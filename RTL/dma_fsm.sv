==> flow/design.v <==
package DMA_CSR_rtl_pkg;
  localparam int SOURCE_ADDR_REG_BYTE_WIDTH = 4;
  localparam int SOURCE_ADDR_REG_BYTE_SIZE = 4;
  localparam bit [4:0] SOURCE_ADDR_REG_BYTE_OFFSET = 5'h00;
  localparam int SOURCE_ADDR_REG_ADDR_BIT_WIDTH = 32;
  localparam bit [31:0] SOURCE_ADDR_REG_ADDR_BIT_MASK = 32'hffffffff;
  localparam int SOURCE_ADDR_REG_ADDR_BIT_OFFSET = 0;
  localparam int DEST_ADDR_REG_BYTE_WIDTH = 4;
  localparam int DEST_ADDR_REG_BYTE_SIZE = 4;
  localparam bit [4:0] DEST_ADDR_REG_BYTE_OFFSET = 5'h04;
  localparam int DEST_ADDR_REG_ADDR_BIT_WIDTH = 32;
  localparam bit [31:0] DEST_ADDR_REG_ADDR_BIT_MASK = 32'hffffffff;
  localparam int DEST_ADDR_REG_ADDR_BIT_OFFSET = 0;
  localparam int LENGTH_REG_BYTE_WIDTH = 4;
  localparam int LENGTH_REG_BYTE_SIZE = 4;
  localparam bit [4:0] LENGTH_REG_BYTE_OFFSET = 5'h08;
  localparam int LENGTH_REG_LEN_BIT_WIDTH = 16;
  localparam bit [15:0] LENGTH_REG_LEN_BIT_MASK = 16'hffff;
  localparam int LENGTH_REG_LEN_BIT_OFFSET = 0;
  localparam int CONTROL_REG_BYTE_WIDTH = 4;
  localparam int CONTROL_REG_BYTE_SIZE = 4;
  localparam bit [4:0] CONTROL_REG_BYTE_OFFSET = 5'h0c;
  localparam int CONTROL_REG_GO_BIT_WIDTH = 1;
  localparam bit CONTROL_REG_GO_BIT_MASK = 1'h1;
  localparam int CONTROL_REG_GO_BIT_OFFSET = 0;
  localparam int CONTROL_REG_IE_BIT_WIDTH = 1;
  localparam bit CONTROL_REG_IE_BIT_MASK = 1'h1;
  localparam int CONTROL_REG_IE_BIT_OFFSET = 1;
  localparam int STATUS_REG_BYTE_WIDTH = 4;
  localparam int STATUS_REG_BYTE_SIZE = 4;
  localparam bit [4:0] STATUS_REG_BYTE_OFFSET = 5'h10;
  localparam int STATUS_REG_BUSY_BIT_WIDTH = 1;
  localparam bit STATUS_REG_BUSY_BIT_MASK = 1'h1;
  localparam int STATUS_REG_BUSY_BIT_OFFSET = 0;
  localparam int STATUS_REG_DONE_IF_BIT_WIDTH = 1;
  localparam bit STATUS_REG_DONE_IF_BIT_MASK = 1'h1;
  localparam int STATUS_REG_DONE_IF_BIT_OFFSET = 16;
endpackage
module dma_fsm #(
    parameter DATA_WIDTH = 32,
    parameter ADDR_WIDTH = 32,
    parameter LEN_WIDTH  = 16
) (
    input  logic                  i_clk,
    input  logic                  i_rst_n,
    input  logic                  i_go,           
    input  logic [ADDR_WIDTH-1:0] i_src_addr,
    input  logic [ADDR_WIDTH-1:0] i_dest_addr,
    input  logic [LEN_WIDTH-1:0]  i_len,
    output logic                  o_busy,
    output logic                  o_done_if_set, 
    output logic                  o_go_hw_we,    
    output logic                  o_clear_go,    
    output logic                  o_start,
    output logic                  o_we,
    output logic [ADDR_WIDTH-1:0] o_addr,
    output logic [DATA_WIDTH-1:0] o_wdata,
    input  logic                  i_done,
    input  logic [DATA_WIDTH-1:0] i_rdata
);
    typedef enum logic [2:0] {
        IDLE,
        LATCH_CONFIG,
        READ_START,
        READ_WAIT,
        WRITE_START,
        WRITE_WAIT,
        FINISH
    } state_e;
    state_e current_state, next_state;
    logic [ADDR_WIDTH-1:0] src_addr_reg;
    logic [ADDR_WIDTH-1:0] dest_addr_reg;
    logic [LEN_WIDTH-1:0]  len_reg;
    logic [DATA_WIDTH-1:0] data_buffer; 
    logic i_go_prev;
    logic go_trigger;
    always_ff @(posedge i_clk, negedge i_rst_n) begin
        if (!i_rst_n) begin
            current_state <= IDLE;
        end else begin
            current_state <= next_state;
        end
    end
    always_ff @(posedge i_clk, negedge i_rst_n) begin
        if (!i_rst_n) begin
            i_go_prev <= 1'b0;
        end else begin
            i_go_prev <= i_go;
        end
    end
    assign go_trigger = !i_go_prev && i_go; 
    always_comb begin
        next_state = current_state;
        case (current_state)
            IDLE: begin
                if (go_trigger) begin
                    next_state = LATCH_CONFIG;
                end
            end
            LATCH_CONFIG: begin
                if (i_len == 0) begin
                    next_state = FINISH;
                end else begin
                    next_state = READ_START;
                end
            end
            READ_START: begin
                next_state = READ_WAIT;
            end
            READ_WAIT: begin
                if (i_done) begin
                    next_state = WRITE_START;
                end
            end
            WRITE_START: begin
                next_state = WRITE_WAIT;
            end
            WRITE_WAIT: begin
                if (i_done) begin
                    if (len_reg > 1) begin
                        next_state = READ_START; 
                    end else begin
                        next_state = FINISH;
                    end
                end
            end
            FINISH: begin
                next_state = IDLE;
            end
        endcase
    end
    always_ff @(posedge i_clk, negedge i_rst_n) begin
        if (!i_rst_n) begin
            src_addr_reg  <= '0;
            dest_addr_reg <= '0;
            len_reg       <= '0;
            data_buffer   <= '0;
        end else begin
            case (current_state)
                LATCH_CONFIG: begin
                    src_addr_reg  <= i_src_addr;
                    dest_addr_reg <= i_dest_addr;
                    len_reg       <= i_len;
                end
                READ_WAIT: begin
                    if (i_done) begin
                        data_buffer <= i_rdata;
                    end
                end
                WRITE_WAIT: begin
                    if (i_done) begin
                        src_addr_reg  <= src_addr_reg + 4;  
                        dest_addr_reg <= dest_addr_reg + 4;
                        len_reg       <= len_reg - 1;
                    end
                end
            endcase
        end
    end
    always_comb begin
        o_busy        = (current_state != IDLE);
        o_done_if_set = (current_state == FINISH);
        o_go_hw_we    = (current_state == LATCH_CONFIG);
        o_clear_go    = 0;  
        o_start = 0;
        o_we    = 0;
        o_addr  = 0;
        o_wdata = 0;
        case (current_state)
            READ_START: begin
                o_start = 1;
                o_we    = 0;  
                o_addr  = src_addr_reg;
            end
            READ_WAIT: begin
                o_we    = 1'b0;
                o_addr  = src_addr_reg;
            end
            WRITE_START: begin
                o_start = 1;
                o_we    = 1;  
                o_addr  = dest_addr_reg;
                o_wdata = data_buffer;
            end
            WRITE_WAIT: begin
                o_we    = 1'b1;
                o_addr  = dest_addr_reg;
                o_wdata = data_buffer;
            end
        endcase
    end
endmodule
# Tool chain data of dma_fsm
# The steps from the RTL of dma_fsm to its reports follow in flow order.
# Lines are those of the file above, counted from 1.
# Operators carry their Yosys type and port widths (W data, S select, Z words).
# Library cell names are shortened.
# The mark n/a stands for no value.
# inputs
top	dma_fsm
clock	i_clk
lib	sky130hd
lib_corner	tt_025C_1v80

# Word-level counts
# Yosys after proc, flatten, opt, wreduce and memory -nomap, before mapping. Memory bits, and registers merged into a memory's read port (data or address), are not among the register bits. Print and check cells are not counted. Equal cells are merged and count once.
# classes
mul	0
add_sub_neg	3
n_shift	0
logic	0
compare	1
eq_ne	9
reduce_logical	13
muxes	16
n_div	0
# op_table
operator	count
$pmux W32 S2	3
$mux W32	3
$add A32 B3 Y32 const B	2
$pmux W16 S2	1
$pmux W3 S7	1
$sub A16 B1 Y16 const B	1
$gt A16 B1 Y1 const B	1
$logic_not A16 Y1	1
$mux W16	1
$mux W3	5
$eq A3 B3 Y1 const B	3
$reduce_bool A7 Y1	1
$ne A2 B2 Y1 const B	3
$reduce_or A2 Y1	3
$eq A3 B2 Y1 const B	2
$reduce_and A2 Y1	2
$reduce_and A4 Y1	1
$eq A3 B1 Y1 const B	1
$logic_not A3 Y1	1
$reduce_bool A3 Y1	1
$reduce_bool A2 Y1	1
$mux W1	2
$logic_and A1 B1 Y1	1
$logic_not A1 Y1	1
# word_totals
memories	0
clocked_rd_ports_x_width	0
mem_bits_rw	0
output_inout_bits	70
inputBits	116
reg_bits	116
mem_bits_ro	0
latch_bits	0

# Depth
# Longest topological path by Yosys (ltp), each cell counted once; first at word level (registers and memories cut), then after technology mapping (sequential cells cut; the memories' decode and read muxes count).
# depth
ltp_word	4
abc_area	0
mapped_depth	8
depth_no_buf	7

# Synthesis result
# Source: synth_stat.txt of the flow (Yosys; design flattened, memories mapped). It holds for the ABC_AREA given above (unset counts as 0); a run with the other value may have another netlist.
# by_type
cell_type	count	type_area_um2
dfrtp_1	116	2.9E+03
mux2_2	35	394.128
a21oi_1	59	295.283
a22o_1	33	289.027
nand2_1	74	277.766
and2_1	41	256.496
o22ai_1	37	231.472
nand3_1	37	185.178
o21ai_0	33	165.158
clkbuf_1	43	161.405
and3_1	24	150.144
nor2_1	36	135.13
nand4_1	20	125.12
mux2i_1	10	100.096
nor3_1	18	90.086
a2bb2oi_1	10	87.584
nor4_1	14	87.584
and4_1	8	70.067
# Not listed: further types 43, cells in them 134.
# mapped
stdcells	782
seq_area_mm2	0.0029028
ffs	116
area_mm2	0.0070117
n_buf	65

# Path before layout
# OpenSTA on the mapped netlist: ideal clock, no wires. The path of least setup slack (recovery checks aside). Input and output delay are each 20% of the period. Register names are those of the netlist, which keeps one name where synthesis merged equal registers.
# synth_path
path_kind	register -> output
start	reg current_state[2]
end	out o_addr[0]
path_buffers	3
setup_slack_ps	657
driving_pins	7
path_delay_ps	1679
arrival_time_ps	1679
clock_period_ps	2920
synth_period_reached_ps	2263
# "path_delay_ps" = arrival - input delay + setup time.
# A path that ends at an output port has no setup time.
# "driving_pins" counts driving pins, that of a launching flip-flop among them; a cell with two outputs on the path counts twice.
# "synth_period_reached_ps" is the clock period less the worst setup slack; recovery checks do not enter. This is arithmetic on one report: input and output delays are still those of the set period (20% each).
# The rows between start and end are the longest chain of elaborated cells between them; the timing report does not say that the signal goes this way. Where chains are equally long, one stands for them.
# A line is the first line of the expression or statement that the cell stems from. Yosys adds cells for indexed reads and writes and turns some case tables into memories.
# synth_via
cell_sequence	dfrtp_1 -> clkbuf_1 -> clkinv_1 -> nor2_1 -> clkbuf_1 -> clkbuf_1 -> a22o_1
elab_chain_len	3
cone_cells	7
cone_classes	4 x eq/ne; 1 x mux; 2 x reduce/logical
# synth_rtl
element	line	source
from (decl)	70	state_e current_state, next_state;
from (assign)	79	current_state <= IDLE;
from (assign)	81	current_state <= next_state;
$eq A3 B3 Y1	169	case (current_state)
$reduce_or A2 Y1	n/a
$pmux W32 S2	169
to (decl)	56	output logic [ADDR_WIDTH-1:0] o_addr,

# Module dma_fsm, platform sky130hd: 2 stored runs of the flow (Yosys, OpenROAD) with differing settings, in no particular order. Input and output delays are each 20% of the period that was set; the output load is 0.01 pF.
# Among the settings, - means not set for that run.
run name	period_ns	CORE_UTILIZATION	PLACE_DENSITY_LB_ADDON	CELL_PAD_IN_SITES_GLOBAL_PLACEMENT	TNS_END_PERCENT	ABC_AREA	CTS_CLUSTER_SIZE	CAP_MARGIN	CORE_MARGIN	SLEW_MARGIN	CELL_PAD_IN_SITES_DETAIL_PLACEMENT	GPL_ROUTABILITY_DRIVEN
run A	1.59	65	0.26	1	10	0	74	20	2	20	-	-
run B	1.24	30	0.09	0	-	-	31	20	9	25	2	0
# Run A: no results, placement failed with FLW-0024
# Run B: no results, clock tree synthesis failed with DPL-0033
